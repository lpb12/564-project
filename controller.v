==> flow/design.v <==
module control(
	input go,
	input rst,
	input clock,
	output reg [11:0] write_addr,
	output reg write_en,
	output reg [11:0] read_addr_w,    
	output reg [11:0] read_addr_i,
	output reg busy, 
	output reg datapath_sel
);
	parameter [1:0]  
	S0 = 2'b00,
	S1 = 2'b01,    
	S2 = 2'b10,
	S3 = 2'b11;
	reg [1:0] c_state;
	reg [1:0] n_state;   
	reg write_flg;
	always @(posedge clock)
	begin
		write_addr = 0;
		read_addr_w = 0;
		read_addr_i = 0;
		if(!rst) c_state <= S0;
		else c_state <= n_state;    
		if(write_flg) write_en <= 1;  
		else write_en <= 0;
	end
	always @(c_state or go)
	begin
	   case(c_state)
	    S0: begin
				busy = 0;
				datapath_sel = 0; 
				write_flg = 0;
				if(go) n_state = S1;   
				else n_state = S0;
	        end
	    S1: begin
				busy = 1;
				datapath_sel = 0;   
				write_flg = 0;
				n_state = S2;
			end
        S2: begin
				busy = 1;
				datapath_sel = 1;  
				write_flg = 0;
				n_state = S3;
			end
	    S3: begin
				write_flg = 1;
				busy = 1;
				datapath_sel = 0;  
				n_state = S0;
			end
	    default: n_state = S0;
	   endcase	 
	end
endmodule
### Reports on control

What the tools print for control, step after step.
Line numbers count from 1 in the design file above.
Operators carry their Yosys type and port widths (W data, S select, Z words).
Cell names lack the library's common part.
The mark n/a stands for no value.

* top: control
* clock input: clock
* standard-cell library: sky130hd
* library corner: tt_025C_1v80

### After elaboration

Source: Yosys, flattened and elaborated, memories not mapped. Widths are those after wreduce; folded enables and synchronous resets count as part of the registers. Registers that Yosys merges into a memory's read port (data or address) are not register bits. Print and check cells do not count. Equal cells are merged and count once.

* add/sub/neg operators: 0
* multiply operators: 0
* divide/modulo/power cells: 0
* order comparisons: 0
* equal/unequal tests: 3
* shift operators: 0
* mux-type cells: 6
* bitwise operators: 0
* reductions and logical operators: 4

Operator list (count)
* $reduce_or A3 Y1: 3
* $pmux W2 S4: 1
* $pmux W1 S2: 3
* $eq A2 B2 Y1 const B: 2
* $eq A2 B1 Y1 const B: 1
* $logic_not A2 Y1: 1
* $mux W1: 2

* bits in registers: 3
* latch bits: 0
* bits in writable memories: 0
* memory bits (read-only): 0
* word width x clocked read ports: 0
* memories kept: 0
* input bits: 3
* output and inout bits: 39
* elaborated cells: 15

### Depth

Longest topological path by Yosys (ltp), each cell counted once; first at word level (registers and memories cut), then after technology mapping (sequential cells cut; the memories' decode and read muxes count).

* word-level depth: 4
* ABC_AREA: 1
* depth in mapped cells: 3
* depth with buffers taken out: 3

### Mapped cells and area

The flow's flattened synthesis, as Yosys stat reports it; memories are mapped. The netlist is that of the ABC_AREA named above (0 if unset); the other value can give another one.

Cell types
* buf_4: count 36, total area 270.259 µm²
* dfxtp_1: count 5, total area 100.096 µm²
* nand2_1: count 7, total area 26.275 µm²
* inv_1: count 6, total area 22.522 µm²
* nor2_1: count 4, total area 15.014 µm²
* conb_1: count 1, total area 3.754 µm²

* mapped cells: 59
* chip area (Yosys): 437.9 µm²
* area of sequential cells: 100.1 µm²
* mapped flip-flops: 5
* buffers: 36

### Path before layout

OpenSTA on the mapped netlist: ideal clock, no wires. The path of least setup slack (recovery checks aside). Input and output delay are each 20% of the period. Register names are those of the netlist, which keeps one name where synthesis merged equal registers.

* path type: register to output
* start: register c_state
* end: output port datapath_sel
* period: 0.958 ns
* output delay: 0.192 ns
* time at the first pin: 0.000 ns
* arrival time: 0.555 ns
* required time: 0.766 ns
* slack: 0.211 ns
* path delay: 0.555 ns
* stages: 4
* buffers on the path: 0
* period reached after synthesis: 0.747 ns

"path delay" = arrival - input delay + setup time.
At an output port there is no setup time.
"stages" counts driving pins, that of a launching flip-flop among them; a cell with two outputs on the path counts twice.
"period reached after synthesis" = period - worst setup slack (recovery checks aside). The figure is calculated, with input and output delays left at 20% of the set period.
Where an end lacks its bit number, it is one bit of the signal, or one of the new flip-flops if synthesis recoded a state register.
The rows between start and end are the longest chain of elaborated cells between them; the timing report does not say that the signal goes this way. Where chains are equally long, one stands for them.
Each line given opens the expression or statement behind the cell; cells for indexed reads and writes are added by Yosys, which also makes memories of some case tables.

* cell sequence: dfxtp_1 -> inv_1 -> nand2_1 -> nor2_1
* length of the longest elaborated chain: 3
* elaborated cells between the ends (all ways): 6
* RTL lines with such cells: 1
* classes of those cells: eq/ne: 3; mux: 1; reduce/logical: 2

RTL lines, path after synthesis
* from (decl): line 17 `reg [1:0] c_state;`
* from (assign): line 25 `if(!rst) c_state <= S0;`
* from (assign): line 26 `else c_state <= n_state;`
* $logic_not A2 Y1: line 32 `case(c_state)`
* $reduce_or A3 Y1
* $pmux W1 S2: line 32
* to (decl): line 10 `output reg datapath_sel`

### Worst path after layout

Path of least setup slack in the final report of stored run 1 (OpenROAD, finished layout, wires in). Where an end is a register, its clock arrival counts in the times.

* path type: register to output
* start: register c_state
* end: output port busy
* period: 1.67 ns
* output delay: 0.33 ns
* time at the first pin: 0.22 ns
* arrival time: 1.20 ns
* required time: 1.34 ns
* slack: 0.13 ns
* stages: 4
* buffers on the path: 1

Where an end lacks its bit number, it is one bit of the signal, or one of the new flip-flops if synthesis recoded a state register.
The rows between start and end are the longest chain of elaborated cells between them; the timing report does not say that the signal goes this way. Where chains are equally long, one stands for them.

* cell sequence: dfxtp_1 -> inv_1 -> nand2_1 -> clkdlybuf4s50_1
* length of the longest elaborated chain: 3
* elaborated cells between the ends (all ways): 6
* RTL lines with such cells: 1
* classes of those cells: eq/ne: 3; mux: 1; reduce/logical: 2

RTL lines, path after layout
* from (decl): line 17 `reg [1:0] c_state;`
* from (assign): line 25 `if(!rst) c_state <= S0;`
* from (assign): line 26 `else c_state <= n_state;`
* $eq A2 B2 Y1: line 32 `case(c_state)`
* $reduce_or A3 Y1
* $pmux W1 S2: line 32
* to (decl): line 9 `output reg busy,`

==> runs of control <==
Settings and measured results of 2 stored flow runs for module control (sky130hd), not sorted in any way. The constraints put input and output delay at 20% of the set period each and load the outputs with 0.01 pF.
By "clock period achieved" is meant the clock period of the run minus its worst setup slack. This is arithmetic on one report: input and output delays are still those of the set period (20% each).
"worst setup path time": the worst setup path's part of the clock period (all of it between registers, 20% less for each end at a port) less its slack. A launch clock that arrives late makes it longer, a capture clock that arrives late makes it shorter.
"power consumption": no workload was simulated; the value follows from the tool's default switching activity.

### Stored run 1

==> flow/run.sh <==
#!/bin/bash
# the make line also repeats the synthesis and layout settings of config.mk as NAME=value (left out here)
make -C /OpenROAD-flow-scripts/flow DESIGN_CONFIG=/design/flow/config.mk WORK_HOME=/design/flow/orfs CLKGATE_MAP_FILE= finish
==> flow/config.mk <==
export PLATFORM = sky130hd
export DESIGN_NAME = control
export DESIGN_NICKNAME = control
export VERILOG_FILES = /design/flow/design.v
export SDC_FILE = /design/flow/constraint.sdc
export NUM_CORES = 4
export LEC_CHECK = 0
export ABC_AREA = 1
export CAP_MARGIN = 20
export CORE_ASPECT_RATIO = 0.63
export CORE_MARGIN = 2
export CORE_UTILIZATION = 17
export PLACE_DENSITY_LB_ADDON = 0.15
export SETUP_SLACK_MARGIN = -0.01
export SLEW_MARGIN = 0
==> flow/constraint.sdc <==
create_clock -name core_clock -period 1.67 [get_ports {clock}]
set_input_delay 0.3340 -clock core_clock [delete_from_list [all_inputs] [get_ports {clock}]]
set_output_delay 0.3340 -clock core_clock [all_outputs]
set_load 0.01 [all_outputs]

Results of stored run 1:
- Final design utilization: 18.1%
- Standard-cell area after layout: 436.7 µm²
- Setup TNS: 0.000 ns
- Total die area: 3,008.9 µm²
- Power consumption: 0.4146 mW
- Worst hold slack in the final report: 0.371 ns
- Area of the synthesized netlist: 437.9 µm²
- Lowest setup slack: 0.135 ns
- Clock period achieved: 1.535 ns
- Worst setup path time: 1.20 ns
- Critical path type: register to output

### Stored run 2

==> flow/run.sh <==
#!/bin/bash
# the make line also repeats the synthesis and layout settings of config.mk as NAME=value (left out here)
make -C /OpenROAD-flow-scripts/flow DESIGN_CONFIG=/design/flow/config.mk WORK_HOME=/design/flow/orfs CLKGATE_MAP_FILE= finish
==> flow/config.mk <==
export PLATFORM = sky130hd
export DESIGN_NAME = control
export DESIGN_NICKNAME = control
export VERILOG_FILES = /design/flow/design.v
export SDC_FILE = /design/flow/constraint.sdc
export NUM_CORES = 4
export LEC_CHECK = 0
export CAP_MARGIN = 15
export CELL_PAD_IN_SITES_DETAIL_PLACEMENT = 1
export CORE_ASPECT_RATIO = 1.45
export CORE_MARGIN = 4
export CORE_UTILIZATION = 26
export PLACE_DENSITY = 0.85
export SLEW_MARGIN = 35
==> flow/constraint.sdc <==
create_clock -name core_clock -period 0.985 [get_ports {clock}]
set_input_delay 0.1970 -clock core_clock [delete_from_list [all_inputs] [get_ports {clock}]]
set_output_delay 0.1970 -clock core_clock [all_outputs]
set_load 0.01 [all_outputs]

Results of stored run 2:
- Final design utilization: 25.2%
- Standard-cell area after layout: 385.4 µm²
- Setup TNS: -0.372 ns
- Total die area: 2,323.9 µm²
- Power consumption: 0.5627 mW
- Worst hold slack in the final report: 0.356 ns
- Area of the synthesized netlist: 417.9 µm²
- Lowest setup slack: -0.239 ns
- Clock period achieved: 1.224 ns
- Worst setup path time: 1.03 ns
- Critical path type: register to output
