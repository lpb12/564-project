==> flow/design.v <==
module ConvoMath(
	input [15:0] w,
	input [15:0] i,   
	input dataSel,  
	output reg [15:0] result = 0  
);
	reg [8:0]r00;
	reg [8:0] r01;
	reg [8:0] r10;  
	reg [8:0] r11;
	reg [7:0] r00sign = 0; 
	reg [7:0] r01sign = 0; 
	reg [7:0] r10sign = 0;   
	reg [7:0] r11sign = 0; 
	integer j;
	always @ (w or i)
	begin
		r00 = {(i[0] ~^ w[0]) , (i[1] ~^ w[1]) , (i[2] ~^ w[2]) , (i[4] ~^ w[3]) , (i[5] ~^ w[4]) , (i[6] ~^ w[5]) , (i[8] ~^ w[6]) , (i[9] ~^ w[7]) , (i[10] ~^ w[8])};
		r01 = {(i[1] ~^ w[0]) , (i[2] ~^ w[1]) , (i[3] ~^ w[2]) , (i[5] ~^ w[3]) , (i[6] ~^ w[4]) , (i[7] ~^ w[5]) , (i[9] ~^ w[6]) , (i[10] ~^ w[7]) , (i[11] ~^ w[8])};  
		r10 = {(i[4] ~^ w[0]) , (i[5] ~^ w[1]) , (i[6] ~^ w[2]) , (i[8] ~^ w[3]) , (i[9] ~^ w[4]) , (i[10] ~^ w[5]) , (i[12] ~^ w[6]) , (i[13] ~^ w[7]) , (i[14] ~^ w[8])};
		r11 = {(i[5] ~^ w[0]) , (i[6] ~^ w[1]) , (i[7] ~^ w[2]) , (i[9] ~^ w[3]) , (i[10] ~^ w[4]) , (i[11] ~^ w[5]) , (i[13] ~^ w[6]) , (i[14] ~^ w[7]) , (i[15] ~^ w[8])};
		r00sign = 0;
		r01sign = 0;
		r10sign = 0;
		r11sign = 0;  
		result[0] = 0;
		result[1] = 0;
		result[2] = 0;
		result[3] = 0;
		if(dataSel)
		begin
			for(j=0; j<=8; j=j+1)
			begin
				if(r00[j] == 1) r00sign = r00sign + 1;
				else r00sign = r00sign;
				if(r01[j] == 1) r01sign = r01sign + 1;  
				else r01sign = r01sign;
				if(r10[j] == 1) r10sign = r10sign + 1;
				else r10sign = r10sign;
				if(r11[j] == 1) r11sign = r11sign + 1;
				else r11sign = r11sign;
			end
				if(r00sign >= 5) result[0] = 1'b1;
				else result[0] =  1'b0;
				if(r01sign >= 5) result[1] = 1'b1;   
				else result[1] =  1'b0;              
				if(r10sign >= 5) result[2] = 1'b1;
				else result[2] =  1'b0;
				if(r11sign >= 5) result[3] = 1'b1;
				else result[3] =  1'b0;
		end
	end
endmodule
module Datapath(
	input clock,
	input reset,
	input [15:0] InMat,   
	input [15:0] WMat,   
	input datap_sel,  
	output reg [15:0] RMat  
);
	wire [15:0] ResultPath;   
	reg [15:0] WMem, InMem;   
	ConvoMath Math1(
		.w(WMem),
		.i(InMem),
		.dataSel(datap_sel),   
		.result(ResultPath)
	);
	always @ (posedge clock)
	begin
		if(!reset)
		begin 
			InMem <= 0;
			WMem <= 0;   
			RMat <= 0;
		end
		else
		begin 
			if(datap_sel)
			begin
				WMem <= WMat;
				InMem <= InMat;  
				RMat <= ResultPath;
			end
			else
			begin
				WMem <= WMem;
				InMem <= InMem;   
				RMat <= ResultPath;
			end
		end
	end
endmodule
Reports on Datapath. Tool output for the design above, in the order of the flow. Line numbers count from 1 in the design file above. A cell with - has no value.

Top: Datapath. Clock input: clock. Standard-cell library: sky130hd. Timing corner: tt_025C_1v80.

After elaboration. Yosys after proc, flatten, opt, wreduce and memory -nomap, before mapping. Enables and synchronous resets that opt folds into registers are not counted as muxes. Memory bits, and registers merged into a memory's read port (data or address), are not among the register bits. Print and check cells are not counted. Equal cells are merged and count once.

The figure for add/subtract/negate cells is 32. For $lt $le $gt $ge the number is 4. Under muxes and demuxes stands 76. For bitwise gates (word level) the number is 36. The entry for reduce/logical cells reads 1.

Operator list (number): 2-to-1 mux 8 bit (68); adder 8 x 1 -> 8 bit (second input constant) (32); bitwise XNOR 1 bit (36); >= comparator 8 x 3 -> 1 bit (second input constant) (4); 2-to-1 mux 1 bit (8); AND reduction 2 bit (1).

For register bits after elaboration the number is 29. Under input bits stands 35. Under output and inout port bits stands 16. For word-level cells the number is 152.

Logic depth. Depth = most cells in a row (Yosys ltp): at word level without a register or memory, in the mapped netlist without a sequential cell, where the memories' decode and read muxes count.

The entry for depth after elaboration reads 29. For ABC_AREA the number is 0. The figure for mapped depth is 27. The figure for mapped depth without buffers is 26.

Netlist. The flow's flattened synthesis, as Yosys stat reports it; memories are mapped. The netlist is that of the ABC_AREA named above (0 if unset); the other value can give another one.

Cell types (number): sky130_fd_sc_hd__dfxtp_1 (29); sky130_fd_sc_hd__xnor2_1 (63); sky130_fd_sc_hd__ha_1 (32); sky130_fd_sc_hd__xor2_1 (38); sky130_fd_sc_hd__mux2i_1 (26); sky130_fd_sc_hd__nor2b_1 (29); sky130_fd_sc_hd__nand2_1 (46); sky130_fd_sc_hd__buf_4 (15); sky130_fd_sc_hd__xnor3_1 (5); sky130_fd_sc_hd__o21ai_0 (20); sky130_fd_sc_hd__xor3_1 (4); sky130_fd_sc_hd__inv_1 (24); sky130_fd_sc_hd__nor2_1 (23); sky130_fd_sc_hd__a21oi_1 (15); sky130_fd_sc_hd__nor3_1 (14); sky130_fd_sc_hd__nand3_1 (11); sky130_fd_sc_hd__xnor2_4 (2); sky130_fd_sc_hd__o211ai_1 (7).

Other cell types: 43; their cells: 97.

Cells in the netlist: 500. For synthesis area the number is 4160.2 um^2. The figure for flip-flop cells is 29.

By module: a second synthesis without flattening, with its own total; a netlist apart from the flattened one above.

The figure for cell total of the unflattened synthesis is 541. Under area total of the unflattened synthesis stands 4819.6 um^2.

Each row is one instance without its submodules.

Modules: ConvoMath (times used 1, cells 404, area 3144.3 um^2); Datapath (times used 1, cells 137, area 1675.4 um^2).

Worst setup path after synthesis. Path of least setup slack by OpenSTA after synthesis, without wires, with an ideal clock, recovery checks aside; 20% of the period is set as input and as output delay. Where synthesis merged equal registers, the netlist keeps one of their names.

Kind: flip-flop to flip-flop. Start: reg InMem[10]. End: reg RMat[1]. Under clock period stands 4.7 ns. Data arrival time: 4.592 ns. Data required time: 4.576 ns. The entry for path slack reads -0.016 ns. The figure for path delay is 4.716 ns. The entry for driving pins on the path reads 25. Synthesis period reached: 4.716 ns.

"path delay" is the arrival time less input delay plus setup time. "driving pins on the path" counts driving pins, that of a launching flip-flop among them; a cell with two outputs on the path counts twice. "synthesis period reached" = period - worst setup slack (recovery checks aside). The figure is calculated, with input and output delays left at 20% of the set period. The rows between start and end are the longest chain of elaborated cells between them; the timing report does not say that the signal goes this way. Where chains are equally long, one stands for them. A line is the first line of the expression or statement that the cell stems from. Yosys adds cells for indexed reads and writes and turns some case tables into memories. At most two assigning lines are given for a register; there are more.

Cells stage by stage: sky130_fd_sc_hd__dfxtp_1 sky130_fd_sc_hd__buf_2 sky130_fd_sc_hd__xnor2_1 sky130_fd_sc_hd__inv_1 sky130_fd_sc_hd__ha_1 sky130_fd_sc_hd__xnor3_1 sky130_fd_sc_hd__ha_1 sky130_fd_sc_hd__or3_1 sky130_fd_sc_hd__o221a_2 sky130_fd_sc_hd__ha_1 sky130_fd_sc_hd__nand2_1 sky130_fd_sc_hd__nand2_1 sky130_fd_sc_hd__ha_1 sky130_fd_sc_hd__nand2_1 sky130_fd_sc_hd__o21ai_0 sky130_fd_sc_hd__a21oi_1 sky130_fd_sc_hd__inv_1 sky130_fd_sc_hd__ha_1 sky130_fd_sc_hd__nand2_1 sky130_fd_sc_hd__o21ai_0 sky130_fd_sc_hd__ha_1 sky130_fd_sc_hd__o31ai_1 sky130_fd_sc_hd__o21ai_0 sky130_fd_sc_hd__a21oi_1 sky130_fd_sc_hd__a31oi_1. The entry for length of the longest elaborated chain reads 26.

RTL lines, path post-synthesis: start: declaration (line 63) `reg [15:0] WMem, InMem;`; start: assignment (line 83) `InMem <= InMat;`; start: assignment (line 89) `InMem <= InMem;`; bitwise XNOR 1 bit (line 19) `r01 = {(i[1] ~^ w[0]) , (i[2] ~^ w[1]) , (i[3] ~^ w[2]) , (i[5] ~^ w[3]) , (i[6] ~^ w[4]) , (i[7] ~^ w[5]) , ( ...`; 2-to-1 mux 8 bit (line 36) `if(r01[j] == 1) r01sign = r01sign + 1;`; 2-to-1 mux 8 bit (line 30) `if(dataSel)`; adder 8 x 1 -> 8 bit (line 36); 2-to-1 mux 8 bit (line 36); 2-to-1 mux 8 bit (line 30); adder 8 x 1 -> 8 bit (line 36); [12 not listed]; 2-to-1 mux 8 bit (line 36); 2-to-1 mux 8 bit (line 30); adder 8 x 1 -> 8 bit (line 36); 2-to-1 mux 8 bit (line 36); 2-to-1 mux 8 bit (line 30); >= comparator 8 x 3 -> 1 bit (line 45) `if(r01sign >= 5) result[1] = 1'b1;`; 2-to-1 mux 1 bit (line 45); end: assignment (line 84) `RMat <= ResultPath;`; end: assignment (line 90) `RMat <= ResultPath;`; end: declaration (line 60) `output reg [15:0] RMat`.

Timing after layout. Path of least setup slack in the final report of run 1 (OpenROAD, finished layout, wires in). Where an end is a register, its clock arrival counts in the times.

Kind: flip-flop to flip-flop. Start: reg WMem[7]. End: reg RMat[1]. Under clock period stands 5.73 ns. Data arrival time: 5.35 ns. Data required time: 5.91 ns. The entry for path slack reads 0.56 ns. The entry for driving pins on the path reads 24.

The rows between start and end are the longest chain of elaborated cells between them; the timing report does not say that the signal goes this way. Where chains are equally long, one stands for them. At most two assigning lines are given for a register; there are more.

Cells stage by stage: sky130_fd_sc_hd__dfxtp_1 sky130_fd_sc_hd__xnor2_1 sky130_fd_sc_hd__inv_1 sky130_fd_sc_hd__ha_1 sky130_fd_sc_hd__xnor3_1 sky130_fd_sc_hd__ha_1 sky130_fd_sc_hd__or3_1 sky130_fd_sc_hd__o221a_2 sky130_fd_sc_hd__ha_1 sky130_fd_sc_hd__nand2_1 sky130_fd_sc_hd__nand2_1 sky130_fd_sc_hd__ha_1 sky130_fd_sc_hd__nand2_1 sky130_fd_sc_hd__o21ai_0 sky130_fd_sc_hd__a21oi_1 sky130_fd_sc_hd__inv_1 sky130_fd_sc_hd__ha_1 sky130_fd_sc_hd__nand2_1 sky130_fd_sc_hd__o21ai_0 sky130_fd_sc_hd__ha_1 sky130_fd_sc_hd__o31ai_1 sky130_fd_sc_hd__o21ai_0 sky130_fd_sc_hd__a21oi_1 sky130_fd_sc_hd__a31oi_1. The entry for length of the longest elaborated chain reads 26.

RTL lines, path after layout: start: assignment (line 82) `WMem <= WMat;`; start: assignment (line 88) `WMem <= WMem;`; bitwise XNOR 1 bit (line 19) `r01 = {(i[1] ~^ w[0]) , (i[2] ~^ w[1]) , (i[3] ~^ w[2]) , (i[5] ~^ w[3]) , (i[6] ~^ w[4]) , (i[7] ~^ w[5]) , ( ...`; 2-to-1 mux 8 bit (line 36) `if(r01[j] == 1) r01sign = r01sign + 1;`; 2-to-1 mux 8 bit (line 30) `if(dataSel)`; adder 8 x 1 -> 8 bit (line 36); 2-to-1 mux 8 bit (line 36); 2-to-1 mux 8 bit (line 30); adder 8 x 1 -> 8 bit (line 36); [12 not listed]; 2-to-1 mux 8 bit (line 36); 2-to-1 mux 8 bit (line 30); adder 8 x 1 -> 8 bit (line 36); 2-to-1 mux 8 bit (line 36); 2-to-1 mux 8 bit (line 30); >= comparator 8 x 3 -> 1 bit (line 45) `if(r01sign >= 5) result[1] = 1'b1;`; 2-to-1 mux 1 bit (line 45); end: assignment (line 84) `RMat <= ResultPath;`; end: assignment (line 90) `RMat <= ResultPath;`; end: declaration (line 60) `output reg [15:0] RMat`.

Module Datapath, platform sky130hd: 2 stored runs of the flow (Yosys, OpenROAD) with differing settings, in no particular order. Input and output delays are each 20% of the period that was set; the output load is 0.01 pF. "achieved clock period" means the clock period less the worst setup slack. The figure is calculated, with input and output delays left at 20% of the set period. "worst setup path time" means the part of the period allowed to the worst setup path (the constraints hold back 20% at inputs and 20% at outputs) less its slack; where the path has registers, the arrival times of their clocks count too.

Run 1 has these settings: period_ns 5.73; SETUP_SLACK_MARGIN -0.35; CAP_MARGIN 20; CORE_MARGIN 2; CORE_UTILIZATION 40; SLEW_MARGIN 20. The setup slack of the critical path comes to 0.560 ns. The netlist area reported by Yosys reads 4160.2 um^2. For the utilization of the finished layout the run shows 45.5 %. The achieved clock period comes to 5.170 ns. The worst setup path time comes to 5.17 ns. Worst path kind: flip-flop to flip-flop. The die area comes to 11232.8 um^2. The standard-cell area of the final layout stands at 4650.7 um^2. The final worst hold slack comes to 0.537 ns.

Run 2 has these settings: period_ns 7.67; CORE_UTILIZATION 33; SETUP_SLACK_MARGIN 1.35; PLACE_DENSITY_LB_ADDON 0.06; CORE_ASPECT_RATIO 1.51; CELL_PAD_IN_SITES_GLOBAL_PLACEMENT 3; TNS_END_PERCENT 70; GPL_ROUTABILITY_DRIVEN 1; CTS_CLUSTER_SIZE 21; CAP_MARGIN 20; CORE_MARGIN 2; SLEW_MARGIN 20. For the utilization of the finished layout the run shows 37.8 %. The achieved clock period comes to 5.307 ns. The final worst hold slack comes to 0.538 ns. The setup slack of the critical path comes to 2.363 ns. The die area comes to 13539.7 um^2. The worst setup path time comes to 5.31 ns. Worst path kind: flip-flop to flip-flop. The netlist area reported by Yosys reads 4160.2 um^2. The standard-cell area of the final layout stands at 4663.2 um^2.
